==> flow/design.v <==
module fc_dotprod #
(
    parameter DATA_W=8,
    parameter FRAC=4,
    parameter N=8,
    parameter W0=16,W1=32,W2=48,W3=64,W4=80,W5=96,W6=112,W7=128,
    parameter BIAS=0
)
(
    input  wire                     clk,
    input  wire                     rst,
    input  wire                     in_valid,
    input  wire signed [DATA_W-1:0] in_data,
    output reg  signed [DATA_W-1:0] out_data,
    output reg                      out_valid
);
    integer i;
    reg signed [DATA_W+16:0] acc;
    reg signed [DATA_W+7:0]  prod;
    reg [3:0] count;
    function integer get_weight;
        input integer idx;
        begin
            case(idx)
                0:get_weight=W0;1:get_weight=W1;2:get_weight=W2;3:get_weight=W3;
                4:get_weight=W4;5:get_weight=W5;6:get_weight=W6;7:get_weight=W7;
                default:get_weight=0;
            endcase
        end
    endfunction
    always @(posedge clk) begin
        if(rst) begin
            acc<=0;count<=0;out_valid<=0;
        end else begin
            if(in_valid) begin
                prod=in_data*get_weight(count);
                acc=acc+prod;
                count<=count+1;
                out_valid<=0;
            end else if(count!=0) begin
                acc=acc+(BIAS<<<FRAC);
                out_data<=acc>>>FRAC;
                out_valid<=1;
                acc<=0;count<=0;
            end else
                out_valid<=0;
        end
    end
endmodule
### From RTL to reports: fc_dotprod

What the tools print for fc_dotprod, step after step.
Lines are those of the file above, counted from 1.
Operators: Yosys type, input widths -> output width; for muxes data width and select width s.
Cell names lack the library's common part.
The mark n/a stands for no value.

| design | value |
|---|---|
| design top | fc_dotprod |
| clock input | clk |
| library | sky130hd |
| corner | tt_025C_1v80 |

### Word level

Counts by Yosys on the flattened word-level netlist (proc, flatten, opt, wreduce; memories kept). Print and check cells are left out. Cells with the same type and inputs are merged into one.
Yosys's memory passes give these memory sizes; they may raise the number of words (mostly to a power of two), join words into wider ones and drop unused or constant bits.

| operators by class | value |
|---|---|
| add/subtract/negate cells | 2 |
| multiply operators | 1 |
| div/mod/pow operators | 0 |
| $lt $le $gt $ge | 0 |
| equality and inequality tests | 0 |
| shifts and indexed selects | 0 |
| muxes and demuxes | 10 |
| bitwise gates (word level) | 2 |
| reduce/logical cells | 4 |

Operator list:

| operator | number |
|---|---|
| $mul 8x32->16 | 1 |
| $mux 32 | 3 |
| $mux 25 | 2 |
| $add 25x16->25 | 1 |
| $mux 4 | 2 |
| $mux 3 | 2 |
| $add 4x1->4 const B | 1 |
| $reduce_bool 4->1 | 1 |
| $reduce_and 3->1 | 1 |
| $not 1->1 | 2 |
| $reduce_bool 2->1 | 1 |
| $reduce_or 2->1 | 1 |
| $mux 1 | 1 |

| word-level totals | value |
|---|---|
| flip-flop bits (word level) | 38 |
| latch bits | 0 |
| RAM bits | 0 |
| memory bits (read-only) | 32 |
| word width x clocked read ports | 4 |
| memories kept | 1 |
| input port bits | 11 |

Memories:

| name | words | bits a word | read ports | wr ports | line | RTL |
|---|---|---|---|---|---|---|
| (name not given) | 8 | 4 | 1 | 0 | 24 | `case(idx)` |

### Depth

Depth = most cells in a row (Yosys ltp): at word level without a register or memory, in the mapped netlist without a sequential cell, where the memories' decode and read muxes count.

| logic depth | value |
|---|---|
| word-level depth | 6 |
| ABC_AREA | 0 |
| depth in mapped cells | 16 |
| depth with buffers taken out | 16 |

### Mapped cells and area

The flow's flattened synthesis, as Yosys stat reports it; memories are mapped. The netlist is that of the ABC_AREA named above (0 if unset); the other value can give another one.

Cell types:

| cell type | number | area in all (µm²) |
|---|---|---|
| dfxtp_1 | 17 | 340.326 |
| ha_1 | 27 | 337.824 |
| fa_1 | 14 | 280.269 |
| edfxtp_1 | 8 | 240.23 |
| and2_1 | 19 | 118.864 |
| xnor2_1 | 12 | 105.101 |
| inv_1 | 25 | 93.84 |
| nand2_1 | 18 | 67.565 |
| o21ai_0 | 9 | 45.043 |
| nor2b_1 | 7 | 43.792 |
| xor2_1 | 5 | 43.792 |
| nand2b_1 | 5 | 31.28 |
| nor2_1 | 8 | 30.029 |
| nor3_1 | 5 | 25.024 |
| a21o_1 | 3 | 22.522 |
| xnor3_1 | 1 | 22.522 |
| a21oi_1 | 4 | 20.019 |
| a22o_1 | 2 | 17.517 |

Not listed: further types 6, cells in them 8.

| synthesis totals | value |
|---|---|
| standard cells after synthesis | 197 |
| synthesis area | 1931.9 µm² |
| area of sequential cells | 580.6 µm² |
| flip-flop cells | 25 |
| buffers | 3 |

### Path before layout

Source: OpenSTA report_checks on the synthesized netlist (no wires, ideal clock, input and output delay 20% of the period each), path of least setup slack; recovery checks are left aside. Register names are those of the netlist, which keeps one name where synthesis merged equal registers.

| timing after synthesis | value |
|---|---|
| kind | input to register |
| from | input port in_data[1] |
| to | register acc[11] |
| period | 4.79 ns |
| external input delay | 0.958 ns |
| setup time | 0.117 ns |
| data arrival time | 4.696 ns |
| data required time | 4.673 ns |
| slack | -0.023 ns |
| delay of the path | 3.855 ns |
| stages | 14 |
| buffers on the path | 0 |
| synthesis period reached | 4.813 ns |

"delay of the path" is the arrival time less input delay plus setup time.
"stages": output pins that drive a net of the path, with the launching flip-flop's if there is one; two outputs of one cell count as two.
"synthesis period reached" = period - worst setup slack (recovery checks aside). The figure is calculated, with input and output delays left at 20% of the set period.
Between the ends stands the longest chain of elaborated cells between them, by number of cells; it is not shown to be the way that was timed. Of several equally long chains one is given.
Each line given opens the expression or statement behind the cell; cells for indexed reads and writes are added by Yosys, which also makes memories of some case tables.
A register here has more assigning lines than the two given.

| on the way, after synthesis | value |
|---|---|
| cells stage by stage | and2_1 > fa_1 > inv_1 > fa_1 > fa_1 > inv_1 > fa_1 > ha_1 > fa_1 > ha_1 > or4_1 > a31oi_1 > xnor2_1 > a22o_1 |
| cells in the longest elaborated chain | 3 |
| elaborated cells on any way between the ends | 3 |
| source lines of those cells | 3 |

Ends and longest elaborated chain, after synthesis:

| element | line | RTL |
|---|---|---|
| start: declaration | 13 | `input  wire signed [DATA_W-1:0] in_data,` |
| $mul 8x32->16 | 36 | `prod=in_data*get_weight(count);` |
| $add 25x16->25 | 37 | `acc=acc+prod;` |
| $mux 25 | 35 | `if(in_valid) begin` |
| end: assignment | 37 |  |
| end: assignment | 41 | `acc=acc+(BIAS<<<FRAC);` |
| end: declaration | 18 | `reg signed [DATA_W+16:0] acc;` |

### Worst path after layout

Path of least setup slack in the final report of run 1 (OpenROAD, finished layout, wires in). Where an end is a register, its clock arrival counts in the times.

| timing post-layout | value |
|---|---|
| kind | input to register |
| from | input port in_data[7] |
| to | register acc[11] |
| period | 6.61 ns |
| external input delay | 1.32 ns |
| setup time | 0.10 ns |
| data arrival time | 5.80 ns |
| data required time | 6.78 ns |
| slack | 0.98 ns |
| stages | 14 |
| buffers on the path | 1 |

Between the ends stands the longest chain of elaborated cells between them, by number of cells; it is not shown to be the way that was timed. Of several equally long chains one is given.
A register here has more assigning lines than the two given.

| on the way, post-layout | value |
|---|---|
| cells stage by stage | clkdlybuf4s50_1 > fa_1 > inv_1 > fa_1 > fa_1 > inv_1 > fa_1 > ha_1 > fa_1 > ha_1 > or4_1 > a31oi_1 > xnor2_1 > a22o_1 |
| cells in the longest elaborated chain | 3 |
| elaborated cells on any way between the ends | 3 |
| source lines of those cells | 3 |

Ends and longest elaborated chain, post-layout:

| element | line | RTL |
|---|---|---|
| start: declaration | 13 | `input  wire signed [DATA_W-1:0] in_data,` |
| $mul 8x32->16 | 36 | `prod=in_data*get_weight(count);` |
| $add 25x16->25 | 37 | `acc=acc+prod;` |
| $mux 25 | 35 | `if(in_valid) begin` |
| end: assignment | 37 |  |
| end: assignment | 41 | `acc=acc+(BIAS<<<FRAC);` |
| end: declaration | 18 | `reg signed [DATA_W+16:0] acc;` |

Measured data: module fc_dotprod, platform sky130hd, 2 stored runs of the flow under differing settings, order arbitrary. Input and output delays are each 20% of the period that was set; the output load is 0.01 pF.
"clock period achieved" means the clock period less the worst setup slack. The figure is calculated, with input and output delays left at 20% of the set period.
"critical path time" = time allowed to the worst setup path (clock period - input delay - output delay, where it has them) - its slack; a late launch clock adds to it, a late capture clock takes from it.
By "power consumption" is meant OpenSTA's value without simulated activity: inputs other than the clock are taken to toggle once in ten clock periods, and the tool carries that through the logic.

#### Run 1

| setting | value |
|---|---|
| period_ns | `6.61` |
| CORE_UTILIZATION | `50` |
| CELL_PAD_IN_SITES_DETAIL_PLACEMENT | `1` |
| TNS_END_PERCENT | `75` |
| GPL_ROUTABILITY_DRIVEN | `1` |
| CTS_CLUSTER_DIAMETER | `22` |
| CAP_MARGIN | `40` |
| SLEW_MARGIN | `15` |
| CORE_MARGIN | `2` |

| result | value |
|---|---|
| worst setup slack after layout | 0.978 ns |
| clock period achieved | 5.632 ns |
| post-route utilization | 60.4 % |
| area of the die | 4377.1 µm² |
| standard-cell area after routing | 2227.1 µm² |
| power consumption | 0.0005607 W |
| critical path time | 4.31 ns |
| worst setup path kind | input to register |
| Yosys chip area after synthesis | 1931.9 µm² |

#### Run 2

| setting | value |
|---|---|
| period_ns | `5.46` |
| SETUP_SLACK_MARGIN | `-0.21` |
| CAP_MARGIN | `20` |
| CORE_MARGIN | `2` |
| CORE_UTILIZATION | `40` |
| SLEW_MARGIN | `20` |

| result | value |
|---|---|
| worst setup slack after layout | 0.142 ns |
| clock period achieved | 5.318 ns |
| post-route utilization | 48.6 % |
| area of the die | 5401.5 µm² |
| standard-cell area after routing | 2280.9 µm² |
| power consumption | 0.0006683 W |
| critical path time | 4.23 ns |
| worst setup path kind | input to register |
| Yosys chip area after synthesis | 1931.9 µm² |

==> flow/design.v <==
module batchnorm_scale_shift #
(
    parameter DATA_W = 8,
    parameter FRAC   = 4,
    parameter GAMMA  = (1<<FRAC),  
    parameter BETA   = 0           
)
(
    input  wire                     clk,
    input  wire                     rst,
    input  wire signed [DATA_W-1:0] in_data,
    input  wire                     in_valid,
    output reg  signed [DATA_W-1:0] out_data,
    output reg                      out_valid
);
    reg signed [DATA_W+7:0] mult, res;
    always @(posedge clk) begin
        if (rst) begin
            out_data  <= 0;
            out_valid <= 0;
        end else begin
            if (in_valid) begin
                mult = in_data * GAMMA;
                res  = (mult >>> FRAC) + BETA;
                out_data <= res[DATA_W-1:0];
                out_valid <= 1'b1;
            end else
                out_valid <= 1'b0;
        end
    end
endmodule
module cnn_top #
(
    parameter DATA_W = 8,
    parameter FRAC   = 4,
    parameter IMG_W  = 8
)
(
    input  wire                     clk,
    input  wire                     rst,
    input  wire                     in_valid,
    input  wire signed [DATA_W-1:0] pixel_in,
    output reg                      out_valid,
    output reg signed [DATA_W-1:0]  out_data
);
    wire lb_valid;
    wire signed [DATA_W-1:0] p00,p01,p02,p10,p11,p12,p20,p21,p22;
    reg  conv_in_valid;
    wire conv_out_valid;
    wire signed [DATA_W-1:0] conv_out_data;
    reg  bn_in_valid;
    wire bn_out_valid;
    wire signed [DATA_W-1:0] bn_out_data;
    reg  relu_in_valid;
    wire relu_out_valid;
    wire signed [DATA_W-1:0] relu_out_data;
    linebuffer_3x3 #(.DATA_W(DATA_W), .IMG_W(IMG_W)) lb (
        .clk(clk), .rst(rst),
        .in_valid(in_valid), .pixel_in(pixel_in),
        .out_valid(lb_valid),
        .p00(p00),.p01(p01),.p02(p02),
        .p10(p10),.p11(p11),.p12(p12),
        .p20(p20),.p21(p21),.p22(p22)
    );
    conv3x3_single_ch #(
        .DATA_W(DATA_W), .FRAC(FRAC),
        .W00(0),  .W01(-16), .W02(0),
        .W10(-16),.W11(64),  .W12(-16),
        .W20(0),  .W21(-16), .W22(0),
        .BIAS(0)
    ) conv (
        .clk(clk), .rst(rst), .in_valid(conv_in_valid),
        .p00(p00),.p01(p01),.p02(p02),
        .p10(p10),.p11(p11),.p12(p12),
        .p20(p20),.p21(p21),.p22(p22),
        .out_data(conv_out_data), .out_valid(conv_out_valid)
    );
    batchnorm_scale_shift #(.DATA_W(DATA_W), .FRAC(FRAC), .GAMMA(24), .BETA(4)) bn (
        .clk(clk), .rst(rst),
        .in_data(conv_out_data), .in_valid(bn_in_valid),
        .out_data(bn_out_data), .out_valid(bn_out_valid)
    );
    leaky_relu #(.DATA_W(DATA_W), .FRAC(FRAC), .A_NUM(1), .A_DEN(4)) lrelu (
        .clk(clk), .rst(rst),
        .in_data(bn_out_data), .in_valid(relu_in_valid),
        .out_data(relu_out_data), .out_valid(relu_out_valid)
    );
    always @(posedge clk) begin
        if (rst) begin
            conv_in_valid <= 0;
            bn_in_valid   <= 0;
            relu_in_valid <= 0;
            out_valid     <= 0;
            out_data      <= 0;
        end else begin
            conv_in_valid <= lb_valid;
            bn_in_valid <= conv_out_valid;
            relu_in_valid <= bn_out_valid;
            if (relu_out_valid) begin
                out_valid <= 1'b1;
                out_data  <= relu_out_data;
            end else begin
                out_valid <= 1'b0;
            end
        end
    end
endmodule
module conv3x3_single_ch #
(
    parameter DATA_W = 8,
    parameter FRAC   = 4,
    parameter W00=0,parameter W01=0,parameter W02=0,
    parameter W10=0,parameter W11=0,parameter W12=0,
    parameter W20=0,parameter W21=0,parameter W22=0,
    parameter BIAS=0
)
(
    input  wire                     clk,
    input  wire                     rst,
    input  wire                     in_valid,
    input  wire signed [DATA_W-1:0] p00,p01,p02,p10,p11,p12,p20,p21,p22,
    output reg  signed [DATA_W-1:0] out_data,
    output reg                      out_valid
);
    reg signed [DATA_W+12:0] acc;
    reg signed [DATA_W+7:0]  prod;
    always @(posedge clk) begin
        if (rst) begin
            out_valid<=0; out_data<=0;
        end else if (in_valid) begin
            acc=0;
            prod=p00*W00; acc=acc+prod;
            prod=p01*W01; acc=acc+prod;
            prod=p02*W02; acc=acc+prod;
            prod=p10*W10; acc=acc+prod;
            prod=p11*W11; acc=acc+prod;
            prod=p12*W12; acc=acc+prod;
            prod=p20*W20; acc=acc+prod;
            prod=p21*W21; acc=acc+prod;
            prod=p22*W22; acc=acc+prod;
            acc=acc+(BIAS<<<FRAC);
            out_data<=acc>>>FRAC;
            out_valid<=1;
        end else
            out_valid<=0;
    end
endmodule
module leaky_relu #
(
    parameter DATA_W = 8,
    parameter FRAC   = 4,
    parameter A_NUM  = 1,
    parameter A_DEN  = 4
)
(
    input  wire                     clk,
    input  wire                     rst,
    input  wire signed [DATA_W-1:0] in_data,
    input  wire                     in_valid,
    output reg  signed [DATA_W-1:0] out_data,
    output reg                      out_valid
);
    reg signed [DATA_W+7:0] prod;
    reg signed [DATA_W+7:0] scaled;    
    always @(posedge clk) begin
        if (rst) begin
            out_data  <= 0;
            out_valid <= 0;
        end
        else begin
            if (in_valid) begin
                if (in_data[DATA_W-1] == 1'b0) begin
                    out_data <= in_data;
                end
                else begin
                    prod = in_data * A_NUM;
                    if (A_DEN == 1)
                        scaled = prod;
                    else if (A_DEN == 2)
                        scaled = prod >>> 1;
                    else if (A_DEN == 4)
                        scaled = prod >>> 2;
                    else
                        scaled = prod / A_DEN;
                    out_data <= scaled[DATA_W-1:0];
                end
                out_valid <= 1'b1;
            end
            else begin
                out_valid <= 1'b0;
            end
        end
    end
endmodule
module linebuffer_3x3 #
(
    parameter DATA_W = 8,
    parameter IMG_W  = 8      
)
(
    input  wire                     clk,
    input  wire                     rst,
    input  wire                     in_valid,
    input  wire signed [DATA_W-1:0] pixel_in,
    output reg                      out_valid,
    output reg signed [DATA_W-1:0]  p00, p01, p02,
    output reg signed [DATA_W-1:0]  p10, p11, p12,
    output reg signed [DATA_W-1:0]  p20, p21, p22
);
    reg signed [DATA_W-1:0] line1 [0:IMG_W-1];
    reg signed [DATA_W-1:0] line2 [0:IMG_W-1];
    integer i;
    reg [15:0] col;  
    always @(posedge clk) begin
        if (rst) begin
            for (i=0; i<IMG_W; i=i+1) begin
                line1[i] <= 0;
                line2[i] <= 0;
            end
            col <= 0;
            out_valid <= 0;
            p00 <= 0; p01 <= 0; p02 <= 0;
            p10 <= 0; p11 <= 0; p12 <= 0;
            p20 <= 0; p21 <= 0; p22 <= 0;
        end
        else if (in_valid) begin
            line2[col] <= line1[col];
            line1[col] <= pixel_in;
            if (col >= 2) begin
                p00 <= line2[col-2];
                p01 <= line2[col-1];
                p02 <= line2[col];
                p10 <= line1[col-2];
                p11 <= line1[col-1];
                p12 <= line1[col];
                p20 <= 0;  
                p21 <= 0;
                p22 <= 0;
                out_valid <= 1'b1;
            end else begin
                out_valid <= 1'b0;
            end
            if (col == IMG_W-1)
                col <= 0;
            else
                col <= col + 1;
        end else begin
            out_valid <= 0;
        end
    end
endmodule
Step by step through the tools: cnn_top
Tool output for the design above, in the order of the flow.
Line numbers count from 1 in the design file above.
Operators: Yosys type, input widths -> output width; for muxes data width and select width s.
Library cell names are shortened.
Not given: n/a
Design
  design top: cnn_top
  clock: clk
  standard-cell library: sky130hd
  corner: tt_025C_1v80

Elaborated design
Counts by Yosys on the flattened word-level netlist (proc, flatten, opt, wreduce; memories kept). Print and check cells are left out. Cells with the same type and inputs are merged into one.
Yosys's memory passes give these memory sizes; they may raise the number of words (mostly to a power of two), join words into wider ones and drop unused or constant bits.
Bit counts
  register bits: 64
  bits in latches: 0
  memory bits (writable): 128
  memory bits (read-only): 0
  memories kept: 2
  input port bits: 11
  output and inout port bits: 9
Memory list
  lb.line1: depth 8, width 8, RTL line 210  | reg signed [DATA_W-1:0] line1 [0:IMG_W-1];
  lb.line2: depth 8, width 8, RTL line 211  | reg signed [DATA_W-1:0] line2 [0:IMG_W-1];
Operators by class
  add/subtract/negate cells: 10
  $mul: 1
  divide/modulo/power cells: 0
  $lt $le $gt $ge: 1
  eq/ne operators: 1
  shift operators: 0
  mux-type cells: 18
  bitwise operators: 1
  reductions and logical operators: 2
Operators with widths (count)
  $mux 8: 5
  $add 12x12->12: 3
  $mul 8x3->9 const B: 1
  $neg 8->8: 3
  $add 16x1->16 const B: 1
  $ge 16x2->1 const B: 1
  $eq 16x3->1 const B: 1
  $mux 16: 1
  $mux 3: 4
  $add 8x4->8 const B: 1
  $mux 1: 8
  $sub 3x1->3 const B: 1
  $sub 3x2->3 const B: 1
  $reduce_and 2->1: 1
  $reduce_or 2->1: 1
  $not 1->1: 1

Depth
Depth = most cells in a row (Yosys ltp): at word level without a register or memory, in the mapped netlist without a sequential cell, where the memories' decode and read muxes count.
Depth
  depth in word-level cells: 4
  ABC_AREA: 1
  gate-level depth with buffers: 21
  depth with buffers taken out: 21

Mapped cells and area
Yosys stat after the flow's synthesis: flattened, memories mapped to cells. It holds for the ABC_AREA given above (unset counts as 0); a run with the other value may have another netlist.
Cell types (count)
  edfxtp_1: 128
  dfxtp_1: 89
  nor2_1: 263
  o21ai_0: 170
  a21oi_1: 154
  inv_1: 165
  nand2_1: 127
  ha_1: 30
  fa_1: 14
  nand3_1: 28
  xor2_1: 15
  buf_2: 24
  clkbuf_1: 32
  nor3_1: 17
  o221ai_1: 9
  a211oi_2: 6
  o21ai_1: 15
  buf_4: 8
Not listed: further types 26, cells in them 77.
Synthesis totals
  standard cells after synthesis: 1371
  chip area (Yosys): 11474.8 sq um
  sequential part of the area: 5625.4 sq um
  mapped flip-flops: 217

Worst setup path after synthesis
Source: OpenSTA report_checks on the synthesized netlist (no wires, ideal clock, input and output delay 20% of the period each), path of least setup slack; recovery checks are left aside. Register names are those of the netlist, which keeps one name where synthesis merged equal registers.
Path after synthesis
  path kind: register to register
  from: register lb.p10[0]
  to: register conv.out_data[7]
  clock period: 5060 ps
  time at the first pin: 0 ps
  data arrival time: 3066 ps
  required time: 4943 ps
  setup slack: 1877 ps
  path delay: 3183 ps
  driving pins on the path: 22
  buffers on the path: 0
  period reached after synthesis: 3183 ps
"path delay" is the arrival time less input delay plus setup time.
"driving pins on the path": output pins that drive a net of the path, with the launching flip-flop's if there is one; two outputs of one cell count as two.
"period reached after synthesis" = period - worst setup slack (recovery checks aside). The figure is calculated, with input and output delays left at 20% of the set period.
The rows between start and end are the longest chain of elaborated cells between them; the timing report does not say that the signal goes this way. Where chains are equally long, one stands for them.
Each line given opens the expression or statement behind the cell; cells for indexed reads and writes are added by Yosys, which also makes memories of some case tables.
On the way, after synthesis
  cells stage by stage: dfxtp_1 -> inv_1 -> ha_1 -> inv_1 -> nor2_1 -> nand2_1 -> xnor2_1 -> inv_1 -> fa_1 -> inv_1 -> fa_1 -> inv_1 -> ha_1 -> nand2_1 -> nand2_1 -> nand2_1 -> nand3_1 -> xor2_1 -> nand3_1 -> nand2_1 -> nor2_1 -> nor2_1
  cells in the longest elaborated chain: 4
  elaborated cells between the ends (all ways): 4
  RTL lines with such cells: 3
RTL lines, path after synthesis
  from (decl): RTL line 207  | output reg signed [DATA_W-1:0]  p10, p11, p12,
  $neg 8->8: RTL line 135  | prod=p10*W10; acc=acc+prod;
  $add 12x12->12: RTL line 135
  $add 12x12->12: RTL line 136  | prod=p11*W11; acc=acc+prod;
  $add 12x12->12: RTL line 137  | prod=p12*W12; acc=acc+prod;
  to (assign): RTL line 129  | out_valid<=0; out_data<=0;
  to (assign): RTL line 142  | out_data<=acc>>>FRAC;
  to (decl): RTL line 122  | output reg  signed [DATA_W-1:0] out_data,

Path in the finished layout
From the final timing report of run 1: the path of least setup slack in the routed layout; clock arrival at registers is part of the times.
The report prints the path's times to 10 ps; the period is as set.
Path post-layout
  path kind: register to register
  from: register lb.p12[0]
  to: register conv.out_data[7]
  clock period: 3700 ps
  time at the first pin: 540 ps
  data arrival time: 3870 ps
  required time: 4140 ps
  setup slack: 270 ps
  driving pins on the path: 20
  buffers on the path: 0
The rows between start and end are the longest chain of elaborated cells between them; the timing report does not say that the signal goes this way. Where chains are equally long, one stands for them.
On the way, post-layout
  cells stage by stage: dfxtp_1 -> inv_1 -> ha_1 -> nand3_1 -> nor3_2 -> xor2_1 -> fa_1 -> inv_1 -> fa_1 -> inv_1 -> ha_1 -> nand2_1 -> inv_1 -> nand2_1 -> nand3_1 -> xor2_1 -> nand3_1 -> nand2_1 -> nor2_1 -> nor2_1
  cells in the longest elaborated chain: 2
  elaborated cells between the ends (all ways): 2
  RTL lines with such cells: 1
RTL lines, path post-layout
  from (decl): RTL line 207  | output reg signed [DATA_W-1:0]  p10, p11, p12,
  from (assign): RTL line 223  | p10 <= 0; p11 <= 0; p12 <= 0;
  from (assign): RTL line 235  | p12 <= line1[col];
  $neg 8->8: RTL line 137  | prod=p12*W12; acc=acc+prod;
  $add 12x12->12: RTL line 137
  to (assign): RTL line 129  | out_valid<=0; out_data<=0;
  to (assign): RTL line 142  | out_data<=acc>>>FRAC;
  to (decl): RTL line 122  | output reg  signed [DATA_W-1:0] out_data,

Subject: flow runs of cnn_top

Hi,

Below are 2 stored runs of the flow (Yosys, OpenROAD; platform sky130hd) on cnn_top, each with its settings and what was measured, unordered. Constraints: input delay and output delay 20% of the set period each, output load 0.01 pF.
"worst setup path time" is the time allowed to the run's worst setup path (the clock period less input and output delay, where it has them) less its slack. Clock arrival times count: a late capture clock shortens it, a late launch clock lengthens it.
"worst setup path time" is known to 10 ps.
[run 1] settings: period_ns=3.7, CORE_UTILIZATION=32, PLACE_DENSITY_LB_ADDON=0.04, CORE_ASPECT_RATIO=1.48, CELL_PAD_IN_SITES_GLOBAL_PLACEMENT=3, CELL_PAD_IN_SITES_DETAIL_PLACEMENT=2, TNS_END_PERCENT=45, ABC_AREA=1, GPL_ROUTABILITY_DRIVEN=0, CTS_CLUSTER_SIZE=64, MAX_ROUTING_LAYER=met5, CAP_MARGIN=20, CORE_MARGIN=2, SLEW_MARGIN=20
[run 1] result: chip area after synthesis (Yosys) 11474.8 sq um, die area 37418.3 sq um, standard-cell area of the final layout 13072.5 sq um, utilization 0.369, worst setup slack after layout 269 ps, worst hold slack 407 ps, worst setup path time 3430 ps, worst setup path kind register to register
[run 2] settings: period_ns=5.54, CORE_UTILIZATION=60, SETUP_SLACK_MARGIN=1.18, PLACE_DENSITY_LB_ADDON=0.09, CORE_ASPECT_RATIO=0.82, CORE_MARGIN=6, TNS_END_PERCENT=80, GPL_TIMING_DRIVEN=0, CTS_CLUSTER_SIZE=39, CTS_CLUSTER_DIAMETER=67, CAP_MARGIN=15, SLEW_MARGIN=5
[run 2] result: chip area after synthesis (Yosys) 11232.0 sq um, die area 22163.8 sq um, standard-cell area of the final layout 12201.7 sq um, utilization 0.678, worst setup slack after layout 1742 ps, worst hold slack 471 ps, worst setup path time 2690 ps, worst setup path kind input to register

Regards
